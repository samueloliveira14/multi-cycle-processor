==> flow/design.v <==
module BancoDeRegistradores(clock,data_bus,registers_in,register_out,out);
	input clock;
	input [15:0] data_bus;     
	input [2:0] register_out;  
	input [6:0] registers_in;  
	output [15:0] out;
	wire [15:0] register_file_output [6:0];  
	Registrador r0(clock,registers_in[0],register_file_output[0],data_bus);
	Registrador r1(clock,registers_in[1],register_file_output[1],data_bus);
	Registrador r2(clock,registers_in[2],register_file_output[2],data_bus);
	Registrador r3(clock,registers_in[3],register_file_output[3],data_bus);
	Registrador r4(clock,registers_in[4],register_file_output[4],data_bus);
	Registrador r5(clock,registers_in[5],register_file_output[5],data_bus);
	Registrador r6(clock,registers_in[6],register_file_output[6],data_bus);
	assign out = register_file_output[register_out];
endmodule
module Controle(clock,run,reset,IR,G_or,IR_in, ADDR_in, DOUT_in, W_D, G_in, A_in, incr_PC, PC_in, mux_control, ULA_control,register_in,register_out);
	input clock,run,reset,G_or;
	input [9:0] IR;  
	output reg IR_in, ADDR_in, DOUT_in, W_D, G_in, A_in, incr_PC, PC_in;  
	output reg[1:0] mux_control;	 
	output reg[3:0] ULA_control; 	 
	output reg[6:0] register_in;	 
	output reg[2:0] register_out;  
	reg [2:0] step;  
	reg done;
	wire [2:0] Rx;
	wire [2:0] Ry;
	wire [3:0] opcode;
	assign opcode = IR [9:6];
	assign Rx = IR[5:3];
	assign Ry = IR [2:0];
	localparam LD = 4'b0000,ST = 4'b0001,MVNZ = 4'b0010,MV = 4'b0011,MVI = 4'b0100,ADD = 4'b0101,SUB = 4'b0110,OR = 4'b0111,SLT = 4'b1000,SLL = 4'b1001,SRL = 4'b1010;
	initial begin
		step = 0;
	end
	always@(posedge clock or posedge reset) begin
		if(reset) begin 
			step = 0;
		end else begin
			if(run) begin 
				step = step + 1;
			end
			if(done) begin 
				step = 0;
			end
		end
	end
	always @(step) begin
		IR_in = 0; ADDR_in = 0; DOUT_in = 0; W_D = 0; G_in = 0; A_in = 0; incr_PC = 0; PC_in = 0;
		mux_control = 2'b0;
		ULA_control = 3'b0;
		register_in = 7'b0;
		register_out = 3'b0;
		done = 0;
		case(step) 
			3'b000: begin  
				IR_in = 1;  
				incr_PC = 1;  
			end
			3'b001: begin  
				case(opcode) 
					ADD,SUB,OR,SLT,SLL,SRL: begin
						mux_control = 2'b01;  
						register_out = Rx;	 
						A_in = 1;
					end
					LD,ST: begin 
						mux_control = 2'b01;  
						register_out = Ry;  
						ADDR_in = 1;  
					end
					MV: begin
						register_in[Rx] = 1;  
						mux_control = 2'b01;  
						register_out = Ry;    
					end
					MVNZ: begin
						if(G_or == 1) begin
							register_in[Rx] = 1;  
							register_out = Ry; 	 
							mux_control = 2'b01;	 
						end
					end
					MVI: begin
						mux_control = 2'b10;  
						ADDR_in = 1;          
					end
				endcase
			end
			3'b010: begin  
				case(opcode)
					ADD,SUB,OR,SLT,SLL,SRL: begin
						mux_control = 2'b01;  
						register_out = Ry;	 
						ULA_control = opcode;  
						G_in = 1;				 
					end
					LD: begin
						mux_control = 2'b00;  
						register_in[Rx] = 1;	 
					end
					ST: begin
						register_out = Rx;    
						mux_control = 2'b01;  
						W_D = 1;              
						DOUT_in = 1;          
					end
					MVI: begin
						mux_control = 2'b00;  
						register_in[Rx] = 1;	 
						incr_PC = 1;          
					end
					MVNZ,MV: begin
						mux_control = 2'b10;  
						ADDR_in = 1;  
						done = 1;  
					end
				endcase	
			end		
			3'b011: begin  
				case(opcode)
					ADD,SUB,OR,SLT,SLL,SRL: begin
						register_in[Rx] = 1;  
						mux_control = 2'b11;	 
					end
					MVI,LD,ST: begin
						mux_control = 2'b10;  
						ADDR_in = 1;  
						done = 1;  
					end
				endcase
			end
			3'b100: begin 
				case(opcode)
					ADD,SUB,OR,SLT,SLL,SRL: begin
						mux_control = 2'b10;  
						ADDR_in = 1;  
						done = 1;  
					end
				endcase
			end
		endcase  
	end 
endmodule
module Multiplexador(mux_control,DIN_out,register_out,PC_out,G_out,out);
	input [1:0] mux_control;
	input [15:0] DIN_out,register_out,PC_out,G_out;
	output reg[15:0] out;
	always@(mux_control) begin 
		case(mux_control)
			2'b00: out = DIN_out;
			2'b01: out = register_out;
			2'b10: out = PC_out;
			2'b11: out = G_out;
			default: out = 16'b0;
		endcase
	end
endmodule
module PC(clock,incr_PC,Rin,out,data);
	input clock, Rin, incr_PC;
	input [15:0] data;
	output reg [15:0] out;
	reg [15:0] Q;
	initial begin
		Q = 16'b0;  
	end
	always@(posedge clock) begin 
		if(Rin) begin
			Q = data;
		end
		if(incr_PC) begin
			Q = Q + 16'b1;
		end
		out = Q;
	end
endmodule
module Processador(clock,DIN,run,reset,out_ADDR,out_DOUT,out_W,Done);
	input clock,run,reset;
	input [15:0] DIN;
	output [15:0] out_ADDR,out_DOUT;
	output out_W,Done;
	wire IR_in,G_in,A_in,ADDR_in,DOUT_in,incr_PC,PC_in,W_D,G_or;
	wire [15:0] out_G,out_ULA,out_A,out_mux,out_PC,out_RegFile;
	wire [9:0] out_IR;
	wire [1:0] mux_control;
	wire [3:0] ULA_control;
	wire [6:0] register_in;
	wire [2:0] register_out;
	Multiplexador MUX(mux_control,DIN,out_RegFile,out_PC,out_G,out_mux);  
	RegistradorIR IR(clock,IR_in,out_IR,DIN[15:6]);
	Registrador G(clock,G_in,out_G,out_ULA);
	Registrador A(clock,A_in,out_A,out_mux);
	Registrador ADDR(clock,ADDR_in,out_ADDR,out_mux);
	Registrador DOUT(clock,DOUT_in,out_DOUT,out_mux);
	RegistradorW W(clock,out_W,W_D);
	PC PC(clock,incr_PC,PC_in,out_PC,out_mux);
	BancoDeRegistradores RegFile(clock,out_mux,register_in,register_out,out_RegFile);
	ULA ULA(out_A,Ry,ULA_control,out_ULA);
	assign G_or = |out_G;
	Controle Controle(clock,run,reset,out_IR,G_or, IR_in, ADDR_in, DOUT_in, W_D, G_in, A_in, incr_PC, PC_in, mux_control, ULA_control,register_in,register_out);
endmodule
module Registrador(clock,Rin,out,data);
	input clock, Rin;
	input [15:0] data;
	output reg [15:0] out;
	initial begin
		out = 16'b0;
	end
	always@(posedge clock) begin 
		if(Rin) begin
			out = data;
		end
	end
endmodule
module RegistradorIR(clock,Rin,out,data);
	input clock, Rin;
	input [9:0] data;
	output reg [9:0] out;
	initial begin
		out = 10'b0;
	end
	always@(posedge clock) begin 
		if(Rin) begin
			out = data;
		end
	end
endmodule
module RegistradorW(clock,out,data);
	input clock;
	input data;
	output reg out;
	initial begin
		out = 0;
	end
	always@(posedge clock) begin 
			out = data;
	end
endmodule
module ULA(Ra, Ry, operacao, out);
	input [15:0] Ra, Ry;
	input [3:0] operacao;
	output reg [15:0] out;
	localparam ADD	= 4'b0101, SUB	= 4'b0110, OR = 4'b0111, SLT = 4'b1000, SRL = 4'b1001, SLL =4'b1010;  
	always@(Ra or Ry or operacao) begin 
		case(operacao)
			ADD: out = Ra + Ry;
			SUB: out = Ra - Ry;
			OR: out = Ra | Ry;
			SLT: out = Ra < Ry ? 16'b1:16'b0;
			SRL: out = Ra >> Ry;
			SLL: out = Ra << Ry;
			default: out = 16'b0;
		endcase
	end
endmodule
======== Tool chain data of Processador ========
The steps from the RTL of Processador to its reports follow in flow order.
Line numbers count from 1 in the design file above.
Operators carry their Yosys type and port widths (W data, S select, Z words).
Cell names lack the library's common part.
Not given: -
set-up
  top module .............................. Processador
  clock ................................... clock
  library ................................. sky130hd
  library corner .......................... tt_025C_1v80

======== Word level ========
Yosys after proc, flatten, opt, wreduce and memory -nomap, before mapping. Print and check cells are not counted.
word-level totals
  bits in registers ....................... 222
  input port bits ......................... 19
  output and inout bits ................... 34
  cells after elaboration ................. 105
cells by class
  $add $sub $neg .......................... 5
  magnitude comparators ................... 1
  eq/ne operators ......................... 29
  shift-type cells ........................ 3
  muxes and demuxes ....................... 36
  bitwise gates (word level) .............. 1
  reductions and logical operators ........ 14
operators with widths
  kind                     count
  $pmux W16 S7             1
  $pmux W16 S6             1
  $pmux W16 S4             1
  $eq A4 B3 Y1 const B     7
  $eq A4 B4 Y1 const B     6
  $pmux W7 S3              1
  $mux W7                  3
  $add A16 B1 Y16          1
  $sub A16 B1 Y16          1
  $add A16 B1 Y16 const B  1
  $lt A16 B1 Y1            1
  $or A16 B1 Y16           1
  $shl A16 B1 Y16          1
  $shr A16 B1 Y16          1
  $reduce_or A16 Y1        1
  $mux W16                 1
  $pmux W7 S2              1
  $eq A3 B2 Y1 const B     4
  $eq A3 B3 Y1 const B     4
  $pmux W3 S2              2
  $mux W1                  11
  $reduce_or A9 Y1         1
  $pmux W3 S3              1
  $mux W3                  3
  $eq A4 B2 Y1 const B     2
  $pmux W2 S4              1
  $pmux W2 S2              2
  $mux W4                  2
Other operator kinds: 19; their cells: 26.

======== Longest topological paths ========
Yosys ltp: most cells in a row. Word level: on the elaborated netlist, between registers, memories and ports. Mapped: between sequential cells and ports; inverters and the memories' decode and read muxes count.
depth
  word-level depth ........................ 7
  ABC_AREA ................................ 0
  gate-level depth with buffers ........... 13
  gate-level depth less buffers ........... 11

======== After synthesis ========
Source: synth_stat.txt of the flow (Yosys; design flattened, memories mapped). It holds for the ABC_AREA given above (unset counts as 0); a run with the other value may have another netlist.
The area totals of this step are shown rounded.
cells by type
  type      count  total area (µm²)
  edfxtp_1  186    5.59E+03
  dfxtp_1   33     660.634
  a22oi_1   30     225.216
  nor2_1    42     157.651
  a222oi_1  15     150.144
  mux2i_1   15     150.144
  nand2_1   37     138.883
  xnor2_1   13     113.859
  and2_1    18     112.608
  ha_1      9      112.608
  a21oi_1   20     100.096
  o221a_1   8      90.086
  dfrtp_1   3      75.072
  o21ai_0   15     75.072
  o221a_2   6      67.565
  and3_1    10     62.56
  inv_1     15     56.304
  buf_6     4      45.043
Other cell types: 50; their cells: 111.
mapped netlist
  cell count .............................. 590
  mapped area ............................. 0.0088 mm²
  sequential area ......................... 0.0063 mm²
  flip-flop cells ......................... 222
  buffer cells ............................ 24
The figures by module come from a second, unflattened synthesis with its own total; it is not the netlist above.
unflattened totals
  cells (unflattened synthesis) ........... 1031
  area (unflattened synthesis) ............ 0.013 mm²
Each row is one instance without its submodules.
by module
  module                times used  cells  area (mm²)  sequential area (mm²)
  Registrador           11          16     0.00048     0.00048
  ULA                   1           496    0.0033      0
  PC                    1           114    0.0013      0.00064
  BancoDeRegistradores  1           114    0.0011      0
  Controle              1           93     0.00077     0.000075
  Multiplexador         1           20     0.00042     0
  RegistradorIR         1           10     0.0003      0.0003
  Processador           1           7      0.000043    0
  RegistradorW          1           1      0.00002     0.00002

======== Worst setup path after synthesis ========
Path of least setup slack by OpenSTA after synthesis, without wires, with an ideal clock, recovery checks aside; 20% of the period is set as input and as output delay. Where synthesis merged equal registers, the netlist keeps one of their names.
path post-synthesis
  path kind ............................... register to register
  start point ............................. register Controle.step[0]
  end point ............................... register RegFile.r4.out[0]
  period .................................. 5.82 ns
  library setup time ...................... 0.430 ns
  launch time at the first pin ............ 0.000 ns
  arrival ................................. 2.916 ns
  data required time ...................... 5.390 ns
  slack ................................... 2.473 ns
  path delay .............................. 3.346 ns
  stages on the path ...................... 10
  path buffers ............................ 0
  period reached after synthesis .......... 3.347 ns
"path delay" = arrival - input delay + setup time.
"stages on the path" counts driving pins, that of a launching flip-flop among them; a cell with two outputs on the path counts twice.
"period reached after synthesis" is the clock period less the worst setup slack; recovery checks do not enter. This is arithmetic on one report: input and output delays are still those of the set period (20% each).
Between the ends stands the longest chain of elaborated cells between them, by number of cells; it is not shown to be the way that was timed. Of several equally long chains one is given.
A line is the first line of the expression or statement that the cell stems from. Yosys adds cells for indexed reads and writes and turns some case tables into memories.
At most two assigning lines are given for a register; there are more.
The path ends at the enable pin of a flip-flop; only ways to that pin are counted.
between the ends, post-synthesis
  cell sequence ........................... dfrtp_1 ha_1 ha_1 nand3b_1 a21oi_1 nor2_1 o41ai_1 o211a_1 nand2_1 nor4_1
  cells in the longest elaborated chain ... 2
  elaborated cells between the ends (all ways) .. 4
  source lines of those cells ............. 1
  those cells by class .................... 3 x eq/ne; 1 x mux
RTL lines, path post-synthesis
  what             line  text
  start, declared  25    reg [2:0] step;
  start, assigned  39    step = 0;
  start, assigned  42    step = step + 1;
  $eq A3 B2 Y1     56    case(step)
  $pmux W7 S3      56
  end, assigned    212   out = data;
  end, declared    206   output reg [15:0] out;

======== Worst path after layout ========
From the final timing report of run B: the path of least setup slack in the routed layout; clock arrival at registers is part of the times.
path after layout
  path kind ............................... register to register
  start point ............................. register Controle.step[0]
  end point ............................... register DOUT.out[3]
  period .................................. 3.41 ns
  library setup time ...................... 0.22 ns
  launch time at the first pin ............ 0.52 ns
  arrival ................................. 3.54 ns
  data required time ...................... 3.71 ns
  slack ................................... 0.17 ns
  stages on the path ...................... 15
  path buffers ............................ 5
Between the ends stands the longest chain of elaborated cells between them, by number of cells; it is not shown to be the way that was timed. Of several equally long chains one is given.
At most two assigning lines are given for a register; there are more.
Ways into the end's enable are left out, as the timed path ends at the data pin.
between the ends, after layout
  cell sequence ........................... dfrtp_1 buf_4 ha_1 nor2b_1 buf_4 and2_1 o211a_1 or3_1 buf_4 o211ai_2 nand2_1 buf_4 nand2_1 buf_12 o221a_1
  cells in the longest elaborated chain ... 5
  elaborated cells between the ends (all ways) .. 19
  source lines of those cells ............. 3
  those cells by class .................... 13 x eq/ne; 4 x mux; 2 x reduce/logical
RTL lines, path after layout
  what             line  text
  start, declared  25    reg [2:0] step;
  start, assigned  39    step = 0;
  start, assigned  42    step = step + 1;
  $eq A3 B2 Y1     56    case(step)
  $pmux W3 S2      56
  $eq A3 B3 Y1     15    assign out = register_file_output[register_out];
  $pmux W16 S7     15
  $pmux W16 S4     151   case(mux_control)
  end, assigned    212   out = data;
  end, declared    206   output reg [15:0] out;

Processador through Yosys and OpenROAD on sky130hd: 2 stored runs, unordered, with their settings and measured results. The constraints put input and output delay at 20% of the set period each and load the outputs with 0.01 pF.
"reached clock period": clock period set for the run, less the worst setup slack. It is reckoned from that one timing run; input and output delays stay at 20% of the period that was set.
"worst setup path time": the worst setup path's part of the clock period (all of it between registers, 20% less for each end at a port) less its slack. A launch clock that arrives late makes it longer, a capture clock that arrives late makes it shorter.
"overall power" rests on the timing tool's default activity at the inputs, not on a simulated workload.
Measured values are rounded.

======== run A ========
==> flow/run.sh <==
#!/bin/bash
# the make line also repeats the synthesis and layout settings of config.mk as NAME=value (left out here)
make -C /OpenROAD-flow-scripts/flow DESIGN_CONFIG=/design/flow/config.mk WORK_HOME=/design/flow/orfs CLKGATE_MAP_FILE= finish
==> flow/config.mk <==
export PLATFORM = sky130hd
export DESIGN_NAME = Processador
export DESIGN_NICKNAME = Processador
export VERILOG_FILES = /design/flow/design.v
export SDC_FILE = /design/flow/constraint.sdc
export NUM_CORES = 4
export LEC_CHECK = 0
export CAP_MARGIN = 0
export CELL_PAD_IN_SITES_GLOBAL_PLACEMENT = 2
export CORE_ASPECT_RATIO = 1.11
export CORE_MARGIN = 2
export CORE_UTILIZATION = 68
export CTS_CLUSTER_DIAMETER = 89
export MIN_ROUTING_LAYER = met2
export PLACE_DENSITY = 0.95
export SETUP_SLACK_MARGIN = 0.23
export SLEW_MARGIN = 25
==> flow/constraint.sdc <==
create_clock -name core_clock -period 4.48 [get_ports {clock}]
set_input_delay 0.8960 -clock core_clock [delete_from_list [all_inputs] [get_ports {clock}]]
set_output_delay 0.8960 -clock core_clock [all_outputs]
set_load 0.01 [all_outputs]

-------- run A --------
  incomplete, placement halted on GPL-0301

======== run B ========
==> flow/run.sh <==
#!/bin/bash
# the make line also repeats the synthesis and layout settings of config.mk as NAME=value (left out here)
make -C /OpenROAD-flow-scripts/flow DESIGN_CONFIG=/design/flow/config.mk WORK_HOME=/design/flow/orfs CLKGATE_MAP_FILE= finish
==> flow/config.mk <==
export PLATFORM = sky130hd
export DESIGN_NAME = Processador
export DESIGN_NICKNAME = Processador
export VERILOG_FILES = /design/flow/design.v
export SDC_FILE = /design/flow/constraint.sdc
export NUM_CORES = 4
export LEC_CHECK = 0
export CAP_MARGIN = 20
export CORE_MARGIN = 2
export CORE_UTILIZATION = 44
export SLEW_MARGIN = 20
==> flow/constraint.sdc <==
create_clock -name core_clock -period 3.41 [get_ports {clock}]
set_input_delay 0.6820 -clock core_clock [delete_from_list [all_inputs] [get_ports {clock}]]
set_output_delay 0.6820 -clock core_clock [all_outputs]
set_load 0.01 [all_outputs]

-------- measured, run B --------
  mapped cell area after synthesis ........ 0.0088 mm²
  worst setup path time ................... 3.24 ns
  worst setup path kind ................... register to register
  standard-cell area after routing ........ 0.011 mm²
  post-layout utilization ................. 56%
  die size ................................ 0.021 mm²
  setup slack of the worst path ........... 0.17 ns
  total negative setup slack .............. 0.000 ns
  overall power ........................... 8900 uW
  reached clock period .................... 3.240 ns
